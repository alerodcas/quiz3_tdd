==> flow/design.v <==
module Quiz3(
    input rst,           
    input logic clk,     
    input logic btn0,    
	input logic btn1, 	 
	input logic btnEntry,  
    output logic ledLight  
);
localparam STATE_0 = 4'b0000;
localparam STATE_1 = 4'b0001;
localparam STATE_2 = 4'b0010;
localparam STATE_3 = 4'b0011;
localparam STATE_4 = 4'b0100;
localparam STATE_5 = 4'b0101;
localparam STATE_6 = 4'b0110;
localparam STATE_7 = 4'b0111;
localparam STATE_8 = 4'b1000;
localparam STATE_9 = 4'b1001;
localparam STATE_10 = 4'b1010;
localparam STATE_11 = 4'b1011;
localparam STATE_12 = 4'b1100;
localparam STATE_13 = 4'b1101;
localparam STATE_14 = 4'b1110;
localparam STATE_15 = 4'b1111;
logic [3:0] estado_actual, estado_siguiente;
always_ff @(posedge clk or negedge rst)
begin
    if (!rst) begin
        estado_actual <= STATE_0;
    end
    else begin
        estado_actual <= estado_siguiente;
    end
end
always_comb
begin
	estado_siguiente = estado_actual;
    case (estado_actual)
        STATE_0:
				if (!btn0)  
                estado_siguiente = STATE_0;
            else if (!btn1)
                estado_siguiente = STATE_1;
		  STATE_1:
			  if (!btn0)  
						 estado_siguiente = STATE_2;
				else if (!btn1)
						 estado_siguiente = STATE_3;
		  STATE_2:
			  if (!btn0)  
						 estado_siguiente = STATE_4;
				else if (!btn1)
						 estado_siguiente = STATE_5;
		  STATE_3:
				if (!btn0)  
						 estado_siguiente = STATE_6;
				else if (!btn1)
						 estado_siguiente = STATE_7;
		  STATE_4:
				if (!btn0)  
                estado_siguiente = STATE_8;
            else if (!btn1)
                estado_siguiente = STATE_9;
		  STATE_5:
				if (!btn0)  
                estado_siguiente = STATE_10;
            else if (!btn1)
                estado_siguiente = STATE_11;
		  STATE_6:
				if (!btn0)  
                estado_siguiente = STATE_12;
            else if (!btn1)
                estado_siguiente = STATE_13;
		  STATE_7:
				if (!btn0)  
                estado_siguiente = STATE_14;
            else if (!btn1)
                estado_siguiente = STATE_15;
		  STATE_8:
				if (!btn0)  
                estado_siguiente = STATE_0;
            else if (!btn1)
                estado_siguiente = STATE_1;
		  STATE_9:
				if (!btn0)  
                estado_siguiente = STATE_2;
            else if (!btn1)
                estado_siguiente = STATE_3;
		  STATE_10:
				if (!btn0)  
                estado_siguiente = STATE_4;
            else if (!btn1)
                estado_siguiente = STATE_5;
		  STATE_11:
				if (!btn0)  
                estado_siguiente = STATE_6;
            else if (!btn1)
                estado_siguiente = STATE_7;
		  STATE_12:
				if (!btn0)  
                estado_siguiente = STATE_8;
            else if (!btn1)
                estado_siguiente = STATE_9;
		  STATE_13:
				if (!btn0)  
                estado_siguiente = STATE_10;
            else if (!btn1)
                estado_siguiente = STATE_11;
		  STATE_14:
				if (!btn0)  
                estado_siguiente = STATE_12;
            else if (!btn1)
                estado_siguiente = STATE_13;
		  STATE_15:
				if (!btn0)  
                estado_siguiente = STATE_14;
            else if (!btn1)
                estado_siguiente = STATE_15; 
			default: 
				estado_siguiente = estado_actual;
    endcase
end
assign ledLight = (!btnEntry) && !(estado_actual == STATE_0 || 
estado_actual == STATE_1 || estado_actual == STATE_2 || estado_actual == STATE_4 || estado_actual == STATE_8);
endmodule
## Step by step through the tools: Quiz3

The steps from the RTL of Quiz3 to its reports follow in flow order.
Line numbers count from 1 in the design file above.
Cell names lack the library's common part.
A cell with -- has no value.

- Top module: Quiz3
- Clock input: clk
- Library: sky130hd
- Corner: tt_025C_1v80

## Word level

Yosys after proc, flatten, opt, wreduce and memory -nomap, before mapping. Memory bits, and registers merged into a memory's read port (data or address), are not among the register bits. Print and check cells are not counted. Equal cells are merged and count once.

- Output and inout bits: 1
- Register bits: 4
- Cells after elaboration: 58

- Reduce/logical cells: 17
- Eq/ne operators: 23
- Multiplexer cells: 17

Operators with widths:

| kind | count |
|---|---|
| 4-bit two-way mux | 16 |
| 4-bit equality test (second input constant) | 8 |
| 4-bit parallel mux with 8-bit select | 1 |
| 3-bit inequality test (second input constant) | 8 |
| 2-bit OR reduction | 8 |
| 4-bit by 3-bit equality test with 1-bit output (second input constant) | 4 |
| 4-bit by 2-bit equality test with 1-bit output (second input constant) | 2 |
| 8-bit AND reduction | 1 |
| 1-bit logical OR | 4 |
| 4-bit by 1-bit equality test with 1-bit output (second input constant) | 1 |
| 4-bit logical NOT | 1 |
| 1-bit logical NOT | 2 |
| 1-bit logical AND | 1 |

## Longest topological paths

Yosys ltp: most cells in a row. Word level: on the elaborated netlist, between registers, memories and ports. Mapped: between sequential cells and ports; inverters and the memories' decode and read muxes count.

- Depth after elaboration: 7
- ABC_AREA: 1
- Mapped depth: 5
- Depth with buffers taken out: 5

## Mapped cells and area

Source: synth_stat.txt of the flow (Yosys; design flattened, memories mapped). It holds for the ABC_AREA given above (unset counts as 0); a run with the other value may have another netlist.

- Synthesis area: 873.3 um^2
- Standard cells after synthesis: 105
- Buffers: 0
- Area of sequential cells: 401.6 um^2
- Flip-flop cells: 16

Cell types:

| cell type | count | area in all (um^2) |
|---|---|---|
| dfrtp_1 | 15 | 375.36 |
| nand2_1 | 25 | 93.84 |
| inv_1 | 16 | 60.058 |
| nand3_1 | 9 | 45.043 |
| nor2_4 | 4 | 45.043 |
| nor2_1 | 11 | 41.29 |
| nand2_4 | 3 | 33.782 |
| nand4_1 | 5 | 31.28 |
| dfstp_2 | 1 | 26.275 |
| nor2_8 | 1 | 20.019 |
| o21ai_2 | 2 | 17.517 |
| o21ai_0 | 3 | 15.014 |
| o31ai_1 | 2 | 15.014 |
| nor2_2 | 2 | 12.512 |
| nand3_2 | 1 | 10.01 |
| nand3b_1 | 1 | 7.507 |
| nand2_2 | 1 | 6.256 |
| nor4_1 | 1 | 6.256 |

Not listed: further types 2, cells in them 2.

## Worst setup path after synthesis

Path of least setup slack by OpenSTA after synthesis, without wires, with an ideal clock, recovery checks aside; 20% of the period is set as input and as output delay. Where synthesis merged equal registers, the netlist keeps one of their names.

- Path kind: flip-flop to output port
- Start point: register estado_actual
- End point: output ledLight
- Stages on the path: 4
- Arrival: 0.995 ns
- Path delay: 0.995 ns
- Setup slack: 1.029 ns
- Period: 2.53 ns
- Data required time: 2.024 ns
- Buffers on the path: 0
- Time at the first pin: 0.000 ns
- Synthesis period reached: 1.501 ns

"path delay" is the arrival time less input delay plus setup time.
At an output port there is no setup time.
"stages on the path": output pins that drive a net of the path, with the launching flip-flop's if there is one; two outputs of one cell count as two.
"synthesis period reached" = period - worst setup slack (recovery checks aside). The figure is calculated, with input and output delays left at 20% of the set period.
Where an end lacks its bit number, it is one bit of the signal, or one of the new flip-flops if synthesis recoded a state register.

- Cell sequence: dfrtp_1 -> inv_1 -> nand2_1 -> nor4_1

Ends and longest elaborated chain, after synthesis:

| item | line | RTL |
|---|---|---|
| from (decl) | 25 | `logic [3:0] estado_actual, estado_siguiente;` |
| from (assign) | 29 | `estado_actual <= STATE_0;` |
| from (assign) | 32 | `estado_actual <= estado_siguiente;` |
| to (decl) | 7 | `output logic ledLight` |

Chain of elaborated cells between the ends: none given.

## Worst path after layout

Path of least setup slack in the final report of flow run 1 (OpenROAD, finished layout, wires in). Where an end is a register, its clock arrival counts in the times.

- Path kind: input port to output port
- Start point: input btnEntry
- End point: output ledLight
- Time at the first pin: 0.62 ns
- Arrival: 1.89 ns
- Period: 3.11 ns
- Buffers on the path: 2
- Stages on the path: 3
- Setup slack: 0.60 ns
- Data required time: 2.49 ns

The rows between start and end are the longest chain of elaborated cells between them; the timing report does not say that the signal goes this way. Where chains are equally long, one stands for them.
Each line given opens the expression or statement behind the cell; cells for indexed reads and writes are added by Yosys, which also makes memories of some case tables.

- Cell sequence: clkdlybuf4s50_1 -> nor4_1 -> clkdlybuf4s50_1
- Length of the longest elaborated chain: 2
- Elaborated cells between the ends (all ways): 2
- Classes of those cells: reduce/logical (2)

Ends and longest elaborated chain, post-layout:

| item | line | RTL |
|---|---|---|
| from (decl) | 6 | `input logic btnEntry,` |
| 1-bit logical NOT | 123 | `assign ledLight = (!btnEntry) && !(estado_actual == STATE_0 \|\|` |
| 1-bit logical AND | 123 |  |
| to (decl) | 7 | `output logic ledLight` |

Add stored flow runs of Quiz3

2 stored runs of Quiz3 in the flow (synthesis by Yosys, layout by OpenROAD, sky130hd cells), in arbitrary order. Constraints: input delay and output delay 20% of the set period each, output load 0.01 pF.
"reached clock period" is the run's clock period less its worst setup slack. It is reckoned from that one timing run; input and output delays stay at 20% of the period that was set.
"time used up by the worst setup path" is the time allowed to the run's worst setup path (the clock period less input and output delay, where it has them) less its slack. Clock arrival times count: a late capture clock shortens it, a late launch clock lengthens it.
"overall power" rests on the timing tool's default activity at the inputs, not on a simulated workload.

### Flow run 1

==> flow/run.sh <==
#!/bin/bash
# the make line also repeats the synthesis and layout settings of config.mk as NAME=value (left out here)
make -C /OpenROAD-flow-scripts/flow DESIGN_CONFIG=/design/flow/config.mk WORK_HOME=/design/flow/orfs CLKGATE_MAP_FILE= finish
==> flow/config.mk <==
export PLATFORM = sky130hd
export DESIGN_NAME = Quiz3
export DESIGN_NICKNAME = Quiz3
export VERILOG_FILES = /design/flow/design.v
export SDC_FILE = /design/flow/constraint.sdc
export NUM_CORES = 4
export LEC_CHECK = 0
export ABC_AREA = 1
export CAP_MARGIN = 20
export CELL_PAD_IN_SITES_DETAIL_PLACEMENT = 2
export CELL_PAD_IN_SITES_GLOBAL_PLACEMENT = 1
export CORE_ASPECT_RATIO = 1.59
export CORE_MARGIN = 4
export CORE_UTILIZATION = 33
export CTS_CLUSTER_SIZE = 83
export GPL_ROUTABILITY_DRIVEN = 1
export GPL_TIMING_DRIVEN = 0
export MIN_ROUTING_LAYER = met1
export PLACE_DENSITY = 0.5
export SLEW_MARGIN = 20
export TNS_END_PERCENT = 70
==> flow/constraint.sdc <==
create_clock -name core_clock -period 3.11 [get_ports {clk}]
set_input_delay 0.6220 -clock core_clock [delete_from_list [all_inputs] [get_ports {clk}]]
set_output_delay 0.6220 -clock core_clock [all_outputs]
set_load 0.01 [all_outputs]

Results of flow run 1:
- Summed negative setup slack: 0.000 ns
- Full die area: 3555.4 um^2
- Worst setup slack after layout: 0.597 ns
- Chip area after synthesis (Yosys): 873.3 um^2
- Overall power: 0.5106 mW
- Reached clock period: 2.513 ns
- Time used up by the worst setup path: 1.27 ns
- Kind of the worst setup path: input port to output port
- Utilization after layout: 0.395
- Std-cell area (final layout): 999.7 um^2

### Flow run 2

==> flow/run.sh <==
#!/bin/bash
# the make line also repeats the synthesis and layout settings of config.mk as NAME=value (left out here)
make -C /OpenROAD-flow-scripts/flow DESIGN_CONFIG=/design/flow/config.mk WORK_HOME=/design/flow/orfs CLKGATE_MAP_FILE= finish
==> flow/config.mk <==
export PLATFORM = sky130hd
export DESIGN_NAME = Quiz3
export DESIGN_NICKNAME = Quiz3
export VERILOG_FILES = /design/flow/design.v
export SDC_FILE = /design/flow/constraint.sdc
export NUM_CORES = 4
export LEC_CHECK = 0
export CAP_MARGIN = 20
export CORE_ASPECT_RATIO = 0.76
export CORE_MARGIN = 2
export CORE_UTILIZATION = 33
export CTS_CLUSTER_SIZE = 78
export MAX_ROUTING_LAYER = met5
export PLACE_DENSITY = 0.67
export SLEW_MARGIN = 10
export TNS_END_PERCENT = 80
==> flow/constraint.sdc <==
create_clock -name core_clock -period 1.66 [get_ports {clk}]
set_input_delay 0.3320 -clock core_clock [delete_from_list [all_inputs] [get_ports {clk}]]
set_output_delay 0.3320 -clock core_clock [all_outputs]
set_load 0.01 [all_outputs]

Results of flow run 2:
- Summed negative setup slack: -0.226 ns
- Full die area: 2885.4 um^2
- Worst setup slack after layout: -0.134 ns
- Chip area after synthesis (Yosys): 814.5 um^2
- Overall power: 0.8542 mW
- Reached clock period: 1.794 ns
- Time used up by the worst setup path: 1.79 ns
- Kind of the worst setup path: flip-flop to flip-flop
- Utilization after layout: 0.49
- Std-cell area (final layout): 1131.1 um^2
